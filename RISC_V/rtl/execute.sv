==> flow/design.v <==
package definition_pkg;
  parameter IM_DEPTH = 64;
  parameter RF_DEPTH = 32;
  parameter SM_DEPTH = 32;
  parameter R_TYPE = 7'b0110011;
  parameter I_TYPE = 7'b0010011;
  parameter LOAD   = 7'b0000011;
  parameter STORE  = 7'b0100011;
  parameter STALL_CYCELS = 4;  
endpackage
module execute (
  input  logic        clk_100MHz            ,
  input  logic        reset                 ,
  input  logic [31:0] instruction_fetched   ,
  input  logic [31:0] data_rs1              ,
  input  logic [31:0] data_rs2              ,
  input  logic [ 4:0] rd_0                  ,
  input  logic [11:0] I_imm                 ,
  input        [ 2:0] funct3                ,
  input        [ 6:0] funct7                ,
  input        [ 4:0] shamt                 ,
  output logic [31:0] data_out_exe          ,
  output logic [31:0] instruction_fetched_R1,
  output logic [ 4:0] rd_1                  ,
  output logic [31:0] data_rs2_R1
);
  parameter OutputWidth = 32;  
  parameter InputWidth  = 12;  
  logic [31:0] SLTU,SLT,ADD,XOR,OR,AND,SRL,SLL,SUB,SRA;
  logic [31:0] I_imm_Sign_extended;
  logic [31:0] Second_Operand;
  logic [ 3:0] MUX_SELECT         ;
  logic [ 4:0] Second_Operand_2;
  logic [ 6:0] OPCODE             ;
  assign OPCODE = instruction_fetched[6:0];
  always_comb begin
    if (OPCODE == R_TYPE) begin
      MUX_SELECT = {funct7[5],funct3};
    end
    else if (OPCODE == I_TYPE) begin
      if (funct3 == 3'b001 || funct3 == 3'b101) begin
        MUX_SELECT = {funct7[5],funct3};
      end
      else begin
        MUX_SELECT = {1'b0,funct3};
      end
    end
    else if ( (OPCODE == LOAD) || (OPCODE == STORE)) begin
      MUX_SELECT = 0;
    end
    else begin
      MUX_SELECT = 15;
    end
  end
  always_ff @(posedge clk_100MHz) begin
    if (reset) begin
      instruction_fetched_R1 <= 0;
      rd_1                   <= 0;
      data_rs2_R1            <= 0;
      data_out_exe           <= 0;
    end
    else
      begin
        instruction_fetched_R1 <= instruction_fetched;
        rd_1                   <= rd_0;
        data_rs2_R1            <= data_rs2;
        case (MUX_SELECT)  
          4'd0 : begin   
            data_out_exe <= ADD;
          end
          4'd1 : begin   
            data_out_exe <= SLL;
          end
          4'd2 : begin    
            data_out_exe <= SLT;
          end
          4'd3 : begin    
            data_out_exe <= SLTU;
          end
          4'd4 : begin    
            data_out_exe <= XOR;
          end
          4'd5 : begin    
            data_out_exe <= SRL;
          end
          4'd6 : begin    
            data_out_exe <= OR;
          end
          4'd7 : begin    
            data_out_exe <= AND;
          end
          4'd8 : begin    
            data_out_exe <= SUB;
          end
          4'd13 : begin    
            data_out_exe <= SRA;
          end
          4'd15 : begin    
            data_out_exe <= 0;
          end
          default : begin
            data_out_exe <= 32'd0;
          end
        endcase
      end
  end
  assign I_imm_Sign_extended = { {OutputWidth-InputWidth{I_imm[InputWidth-1]}}, I_imm };  
  assign Second_Operand      = (OPCODE == R_TYPE) ? data_rs2 : I_imm_Sign_extended;
  assign Second_Operand_2    = (OPCODE == R_TYPE) ? data_rs2[4:0] : shamt;
  assign ADD                 = data_rs1 + Second_Operand ;  
  assign SLL                 = (data_rs1 << Second_Operand_2)  ;  
  assign SLT                 = {31'd0 , ($signed(data_rs1) < $signed(Second_Operand))} ;  
  assign SLTU                = {31'd0 , (data_rs1 < Second_Operand )};  
  assign XOR                 = data_rs1 ^ Second_Operand ;  
  assign SRL                 = (data_rs1 >> Second_Operand_2) ;  
  assign OR                  = data_rs1 | Second_Operand ;  
  assign AND                 = data_rs1 & Second_Operand ;  
  assign SUB                 = data_rs1 - data_rs2 ;  
  assign SRA                 = ($signed(data_rs1) >>> Second_Operand_2)  ;  
endmodule
Step by step through the tools: execute. The steps from the RTL of execute to its reports follow in flow order. Line numbers count from 1 in the design file above. Cell names lack the library's common part. The mark -- stands for no value.

Design top: execute. Clock port: clk_100MHz. Standard-cell library: sky130hd. Library corner: tt_025C_1v80.

Elaborated design. Counts by Yosys on the flattened word-level netlist (proc, flatten, opt, wreduce; memories kept). Register bits leave out memories and registers merged into their read ports (data or address); mux counts leave out enables and synchronous resets folded into registers. Print and check cells are left out.

Add/sub/neg operators: 2. The figure for magnitude comparators is 2. Under equal/unequal tests stands 15. The entry for shifts and indexed selects reads 3. Under multiplexer cells stands 7. Bitwise logic cells: 3. Reductions and logical operators: 3.

Operators with widths (number): 32-bit case mux with 10-bit select (1); 32-bit less-than comparator (2); 32-bit adder (1); 32-bit subtractor (1); 32-bit bitwise AND (1); 32-bit OR (1); 32-bit bitwise XOR (1); 32-bit by 5-bit << shifter with 32-bit output (1); 32-bit by 5-bit >> shifter with 32-bit output (1); 32-bit by 5-bit >>> shifter with 32-bit output (1); 32-bit 2-to-1 mux (1); 7-bit by 1-bit == test with 1-bit output (4); 4-bit by 3-bit == test with 1-bit output with constant B (4); 4-bit 2-to-1 mux (4); 4-bit by 2-bit == test with 1-bit output with constant B (2); 4-bit == test with constant B (2); 5-bit 2-to-1 mux (1); 4-bit by 1-bit == test with 1-bit output with constant B (1); 4-bit zero test (1); 3-bit by 1-bit == test with 1-bit output with constant B (1); 3-bit == test with constant B (1); 1-bit logical OR (2).

The figure for register bits is 101. Under input bits stands 130. For output and inout port bits the number is 101. The figure for cells after elaboration is 39.

Depth. Yosys ltp: most cells in a row. Word level: on the elaborated netlist, between registers, memories and ports. Mapped: between sequential cells and ports; inverters and the memories' decode and read muxes count.

The entry for word-level depth reads 7. ABC_AREA: 0. The entry for depth in mapped cells reads 23. Mapped depth without buffers: 20.

Synthesis result. Source: synth_stat.txt of the flow (Yosys; design flattened, memories mapped). It holds for the ABC_AREA given above (unset counts as 0); a run with the other value may have another netlist.

The entry for cell count reads 1658. The entry for synthesis area reads 0.0123381 mm². Under sequential area stands 0.0020219 mm². For flip-flops the number is 101. Buffer cells: 106.

Cell types: dfxtp_1 (number 101, area in all 2.02E+03 µm²); ha_1 (number 130, area in all 1626.56 µm²); mux2i_1 (number 132, area in all 1.32E+03 µm²); a21oi_1 (number 169, area in all 845.811 µm²); nor2_1 (number 153, area in all 574.301 µm²); nand2_1 (number 146, area in all 548.026 µm²); o21ai_0 (number 100, area in all 500.48 µm²); nor2b_1 (number 75, area in all 469.2 µm²); inv_1 (number 84, area in all 315.302 µm²); clkbuf_1 (number 59, area in all 221.462 µm²); mux4_2 (number 9, area in all 202.694 µm²); mux2_2 (number 16, area in all 180.173 µm²); xnor2_1 (number 20, area in all 175.168 µm²); a31oi_1 (number 27, area in all 168.912 µm²); o211ai_1 (number 21, area in all 157.651 µm²); and3_1 (number 25, area in all 156.4 µm²); nor3_1 (number 31, area in all 155.149 µm²); a211oi_1 (number 20, area in all 150.144 µm²).

Other cell types: 70; their cells: 340.

Worst setup path after synthesis. Source: OpenSTA report_checks on the synthesized netlist (no wires, ideal clock, input and output delay 20% of the period each), path of least setup slack; recovery checks are left aside. Register names are those of the netlist, which keeps one name where synthesis merged equal registers.

Path kind: input to register. Start point: input port instruction_fetched[3]. End point: register data_out_exe[28]. The figure for clock period is 9520 ps. Under external input delay stands 1904 ps. Under library setup time stands 120 ps. Time at the first pin: 1904 ps. Under arrival stands 6180 ps. Under data required time stands 9400 ps. The figure for slack is 3221 ps. For delay of the path the number is 4396 ps. The figure for stages on the path is 21. Under buffers on the path stands 3. Synthesis period reached: 6299 ps.

"delay of the path" is the arrival time less input delay plus setup time. "stages on the path": output pins that drive a net of the path, with the launching flip-flop's if there is one; two outputs of one cell count as two. "synthesis period reached" = period - worst setup slack (recovery checks aside). The figure is calculated, with input and output delays left at 20% of the set period. Between the ends stands the longest chain of elaborated cells between them, by number of cells; it is not shown to be the way that was timed. Of several equally long chains one is given. Each line given opens the expression or statement behind the cell; cells for indexed reads and writes are added by Yosys, which also makes memories of some case tables. A register here has more assigning lines than the two given.

Cells stage by stage: or4_4 > nor2_1 > buf_2 > buf_2 > buf_1 > nor2_1 > a21oi_1 > nor2_1 > o21ai_0 > o21ai_0 > ha_1 > a21o_1 > a311oi_1 > nor4b_1 > o211ai_1 > a311o_1 > a31oi_1 > a21o_1 > nand2_1 > mux2i_1 > a211o_1. Cells in the longest elaborated chain: 7. The entry for elaborated cells on any way between the ends reads 28. Classes of those cells: add/sub (1); eq/ne (13); shift (3); mux (6); logic (3); reduce/logical (2).

RTL lines, path after synthesis: start, declared (line 14) `input  logic [31:0] instruction_fetched   ,`; 7-bit by 1-bit == test with 1-bit output (line 48) `else if ( (OPCODE == LOAD) || (OPCODE == STORE)) begin`; 1-bit logical OR (line 48); 4-bit 2-to-1 mux (line 48); 4-bit 2-to-1 mux (line 40) `else if (OPCODE == I_TYPE) begin`; 4-bit 2-to-1 mux (line 37) `if (OPCODE == R_TYPE) begin`; 4-bit == test (line 67) `case (MUX_SELECT)`; 32-bit case mux with 10-bit select (line 67); end, assigned (line 69) `data_out_exe <= ADD;`; end, assigned (line 72) `data_out_exe <= SLL;`; end, declared (line 22) `output logic [31:0] data_out_exe          ,`.

Timing after layout. From the final timing report of entry A: the path of least setup slack in the routed layout; clock arrival at registers is part of the times. The report prints the path's times to 10 ps; the period is as set.

Path kind: input to register. Start point: input port instruction_fetched[3]. End point: register data_out_exe[23]. The figure for clock period is 8640 ps. Under external input delay stands 1730 ps. Under library setup time stands 130 ps. Time at the first pin: 1730 ps. Under arrival stands 7400 ps. Under data required time stands 8900 ps. The figure for slack is 1490 ps. The figure for stages on the path is 23. Under buffers on the path stands 3.

Between the ends stands the longest chain of elaborated cells between them, by number of cells; it is not shown to be the way that was timed. Of several equally long chains one is given. A register here has more assigning lines than the two given.

Cells stage by stage: clkdlybuf4s50_1 > nor4_2 > buf_4 > nand2_4 > and2_1 > buf_4 > a21oi_1 > and3_1 > nand2_1 > nor3_1 > o21ai_0 > and3_1 > a21oi_1 > ha_1 > a21o_1 > a2111oi_0 > nor3_1 > a211o_1 > a21boi_0 > nor2_1 > xor2_1 > a221oi_1 > nor2_1. Cells in the longest elaborated chain: 7. The entry for elaborated cells on any way between the ends reads 28. Classes of those cells: add/sub (1); eq/ne (13); shift (3); mux (6); logic (3); reduce/logical (2).

RTL lines, path post-layout: start, declared (line 14) `input  logic [31:0] instruction_fetched   ,`; 7-bit by 1-bit == test with 1-bit output (line 48) `else if ( (OPCODE == LOAD) || (OPCODE == STORE)) begin`; 1-bit logical OR (line 48); 4-bit 2-to-1 mux (line 48); 4-bit 2-to-1 mux (line 40) `else if (OPCODE == I_TYPE) begin`; 4-bit 2-to-1 mux (line 37) `if (OPCODE == R_TYPE) begin`; 4-bit == test (line 67) `case (MUX_SELECT)`; 32-bit case mux with 10-bit select (line 67); end, assigned (line 69) `data_out_exe <= ADD;`; end, assigned (line 72) `data_out_exe <= SLL;`; end, declared (line 22) `output logic [31:0] data_out_exe          ,`.

Top module execute; platform sky130hd; tools Yosys and OpenROAD; 2 stored runs in no particular order. Input and output delays are each 20% of the period that was set; the output load is 0.01 pF. By "clock period achieved" is meant the clock period of the run minus its worst setup slack. This is arithmetic on one report: input and output delays are still those of the set period (20% each). "time of the worst setup path" = time allowed to the worst setup path (clock period - input delay - output delay, where it has them) - its slack; a late launch clock adds to it, a late capture clock takes from it. "time of the worst setup path" is known to 10 ps.

Entry A has these settings: period_ns 8.64; CAP_MARGIN 20; CORE_MARGIN 2; CORE_UTILIZATION 40; SLEW_MARGIN 20. The clock period achieved comes to 7,146 ps. For the standard-cell area after routing the run shows 0.0151233 mm². The die area stands at 0.0322669 mm². The measured worst setup slack after layout is 1,494 ps. For the time of the worst setup path the run shows 5,420 ps. Worst setup path type: input to register. The measured final utilization is 49.6 %. The area of the synthesized netlist comes to 0.0123381 mm². The worst-case hold slack reads 1,890 ps.

Entry B has these settings: period_ns 3.33; CORE_UTILIZATION 26; CELL_PAD_IN_SITES_GLOBAL_PLACEMENT 3; TNS_END_PERCENT 20; ABC_AREA 1; CTS_CLUSTER_DIAMETER 345; CAP_MARGIN 30; MAX_ROUTING_LAYER met4; CORE_MARGIN 2; SLEW_MARGIN 20. The worst-case hold slack reads 467 ps. For the standard-cell area after routing the run shows 0.0208888 mm². For the time of the worst setup path the run shows 3,390 ps. Worst setup path type: input to register. The measured final utilization is 45.9 %. The clock period achieved comes to 4,055 ps. The area of the synthesized netlist comes to 0.0120003 mm². The die area stands at 0.0478888 mm². The measured worst setup slack after layout is -725 ps.
